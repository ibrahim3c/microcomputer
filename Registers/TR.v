==> flow/design.v <==
module TR(
    input INR,LD,clk,CLR
    ,input[7:0] in
    ,output reg [7:0] out
) ;
    always @(posedge clk ) begin
        if(CLR) out<=8'b0;
         if(LD)  out <=in;
         if(INR)  out<=in+1;
    end
endmodule
# --- From RTL to reports: TR ---
# Tool output for the design above, in the order of the flow.
# Line numbers count from 1 in the design file above.
# Operators carry their Yosys type and port widths (W data, S select, Z words).
inputs:
  design: "TR"
  clock_port: "clk"
  library: "sky130hd"
  corner: "tt_025C_1v80"

# --- Elaborated design ---
# Counts by Yosys on the flattened word-level netlist (proc, flatten, opt, wreduce; memories kept). Register bits leave out memories and registers merged into their read ports (data or address). Print and check cells are left out. Cells with the same type and inputs are merged into one.
word_totals:
  memories: 0
  wordCells: 6
  latchBits: 0
  clocked_rd_ports_x_width: 0
  ff_bits: 8
  rom_bits: 0
  in_bits: 12
  ram_bits: 0
op_classes:
  div_mod_pow: 0
  equal: 0
  addsub: 1
  n_reduce_logical: 1
  n_logic: 0
  n_shift: 0
  compare: 0
  n_mul: 0
  mux: 3
ops:
  columns: ["cell", "count"]
  rows:
  - ["$mux W8", 3]
  - ["$add A8 B1 Y8 const B", 1]
  - ["$reduce_bool A3 Y1", 1]

# --- Logic depth ---
# Yosys ltp: most cells in a row. Word level: on the elaborated netlist, between registers, memories and ports. Mapped: between sequential cells and ports; inverters and the memories' decode and read muxes count.
logic_depth:
  depth_word: 3
  ABC_AREA: 0
  ltp_mapped: 4
  ltp_nobuf: 4

# --- Netlist ---
# Yosys stat after the flow's synthesis: flattened, memories mapped to cells. It holds for the ABC_AREA given above (unset counts as 0); a run with the other value may have another netlist.
# The area totals of this step are shown rounded.
synth_totals:
  buffers: 1
  cells: 37
  area_um2: 453
  ff_cells: 8
types:
  columns: ["type", "count"]
  rows:
  - ["sky130_fd_sc_hd__edfxtp_1", 8]
  - ["sky130_fd_sc_hd__o221ai_1", 3]
  - ["sky130_fd_sc_hd__a21oi_1", 5]
  - ["sky130_fd_sc_hd__o31ai_1", 3]
  - ["sky130_fd_sc_hd__nand4_4", 1]
  - ["sky130_fd_sc_hd__ha_1", 1]
  - ["sky130_fd_sc_hd__nand4_1", 2]
  - ["sky130_fd_sc_hd__buf_6", 1]
  - ["sky130_fd_sc_hd__mux2_2", 1]
  - ["sky130_fd_sc_hd__nand2_1", 3]
  - ["sky130_fd_sc_hd__mux2i_1", 1]
  - ["sky130_fd_sc_hd__nand3_1", 2]
  - ["sky130_fd_sc_hd__a22o_1", 1]
  - ["sky130_fd_sc_hd__nor2b_2", 1]
  - ["sky130_fd_sc_hd__inv_1", 2]
  - ["sky130_fd_sc_hd__or3_2", 1]
  - ["sky130_fd_sc_hd__o22ai_1", 1]

# --- Path before layout ---
# OpenSTA on the mapped netlist: ideal clock, no wires. The path of least setup slack (recovery checks aside). Input and output delay are each 20% of the period. Register names are those of the netlist, which keeps one name where synthesis merged equal registers.
synth_path:
  path_type: "input port to flip-flop"
  from: "in INR"
  to: "reg out[0]"
  arrival_time_ps: 760
  setup_ps: 283
  clock_period_ps: 1020
  launch_ps: 204
  path_buffers: 0
  setup_slack_ps: -23
  path_delay_ps: 839
  input_delay_ps: 204
  stages: 1
  period_less_setup_slack_ps: 1043
# "path_delay_ps" = arrival - input delay + setup time.
# "stages" counts driving pins, that of a launching flip-flop among them; a cell with two outputs on the path counts twice.
# "period_less_setup_slack_ps" is the clock period less the worst setup slack; recovery checks do not enter. This is arithmetic on one report: input and output delays are still those of the set period (20% each).
# The rows between start and end are the longest chain of elaborated cells between them; the timing report does not say that the signal goes this way. Where chains are equally long, one stands for them.
# Each line given opens the expression or statement behind the cell; cells for indexed reads and writes are added by Yosys, which also makes memories of some case tables.
# A register here has more assigning lines than the two given.
# The path ends at the enable pin of a flip-flop; only ways to that pin are counted.
synth_via:
  cell_sequence: "sky130_fd_sc_hd__or3_2"
  elab_chain_len: 1
synth_rtl:
  columns: ["item", "line", "text"]
  rows:
  - ["from (decl)", 2, "input INR,LD,clk,CLR"]
  - ["$reduce_bool A3 Y1", null, null]
  - ["to (assign)", 8, "if(LD)  out <=in;"]
  - ["to (assign)", 9, "if(INR)  out<=in+1;"]
  - ["to (decl)", 4, ",output reg [7:0] out"]

# --- Path in the finished layout ---
# From the final timing report of flow run 1: the path of least setup slack in the routed layout; clock arrival at registers is part of the times.
# The report prints the path's times to 10 ps; the period is as set.
layout_path:
  path_type: "flip-flop to output port"
  from: "reg out[7]"
  to: "out out[7]"
  stages: 2
  setup_slack_ps: 30
  path_buffers: 1
  launch_ps: 230
  clock_period_ps: 1050
  arrival_time_ps: 810
# A register here has more assigning lines than the two given.
layout_via:
  cell_sequence: "sky130_fd_sc_hd__edfxtp_1 sky130_fd_sc_hd__clkdlybuf4s15_1"
  elab_chain_len: 0
layout_rtl:
  columns: ["item", "line", "text"]
  rows:
  - ["from (decl)", 4, ",output reg [7:0] out"]
  - ["from (assign)", 8, "if(LD)  out <=in;"]
  - ["from (assign)", 9, "if(INR)  out<=in+1;"]
  - ["to (decl)", 4, null]

# Below are 2 stored runs of the flow (Yosys, OpenROAD; platform sky130hd) on TR, each with its settings and what was measured, unordered. Constraints: input delay and output delay 20% of the set period each, output load 0.01 pF.
# "period_less_ws_ps" is the run's clock period less its worst setup slack. It is reckoned from that one timing run; input and output delays stay at 20% of the period that was set.
# "worst_path_ps" is the time allowed to the run's worst setup path (the clock period less input and output delay, where it has them) less its slack. Clock arrival times count: a late capture clock shortens it, a late launch clock lengthens it.
# By "final_power_mw" is meant OpenSTA's value without simulated activity: inputs other than the clock are taken to toggle once in ten clock periods, and the tool carries that through the logic.
# "worst_path_ps" is given in steps of 10 ps.
# Measured values are rounded.
runs:
  - name: "flow run 1"
    settings:
      period_ns: 1.05
      CORE_UTILIZATION: 15
      PLACE_DENSITY_LB_ADDON: 0.29
      CORE_ASPECT_RATIO: 1.94
      CELL_PAD_IN_SITES_GLOBAL_PLACEMENT: 3
      CELL_PAD_IN_SITES_DETAIL_PLACEMENT: 0
      TNS_END_PERCENT: 15
      CTS_CLUSTER_SIZE: 45
      MIN_ROUTING_LAYER: "met1"
      CAP_MARGIN: 20
      CORE_MARGIN: 2
      SLEW_MARGIN: 20
    results:
      yosys_chip_area_um2: 453
      die_footprint_um2: 3500
      layout_stdcell_area_um2: 858
      final_util_frac: 0.299
      timing.setup.ws_ps: 28
      final_power_mw: 1.00
      period_less_ws_ps: 1022
      worst_path_ps: 810
      path_kind: "flip-flop to output port"
  - name: "flow run 2"
    settings:
      period_ns: 1.15
      CORE_UTILIZATION: 16
      PLACE_DENSITY: 0.75
      CORE_MARGIN: 6
      CELL_PAD_IN_SITES_DETAIL_PLACEMENT: 2
      ABC_AREA: 0
      GPL_ROUTABILITY_DRIVEN: 1
      CTS_CLUSTER_SIZE: 83
      MIN_ROUTING_LAYER: "met2"
      CAP_MARGIN: 20
      SLEW_MARGIN: 20
    results:
      yosys_chip_area_um2: 453
      die_footprint_um2: 4250
      layout_stdcell_area_um2: 782
      final_util_frac: 0.305
      timing.setup.ws_ps: 71
      final_power_mw: 0.770
      period_less_ws_ps: 1079
      worst_path_ps: 850
      path_kind: "flip-flop to output port"
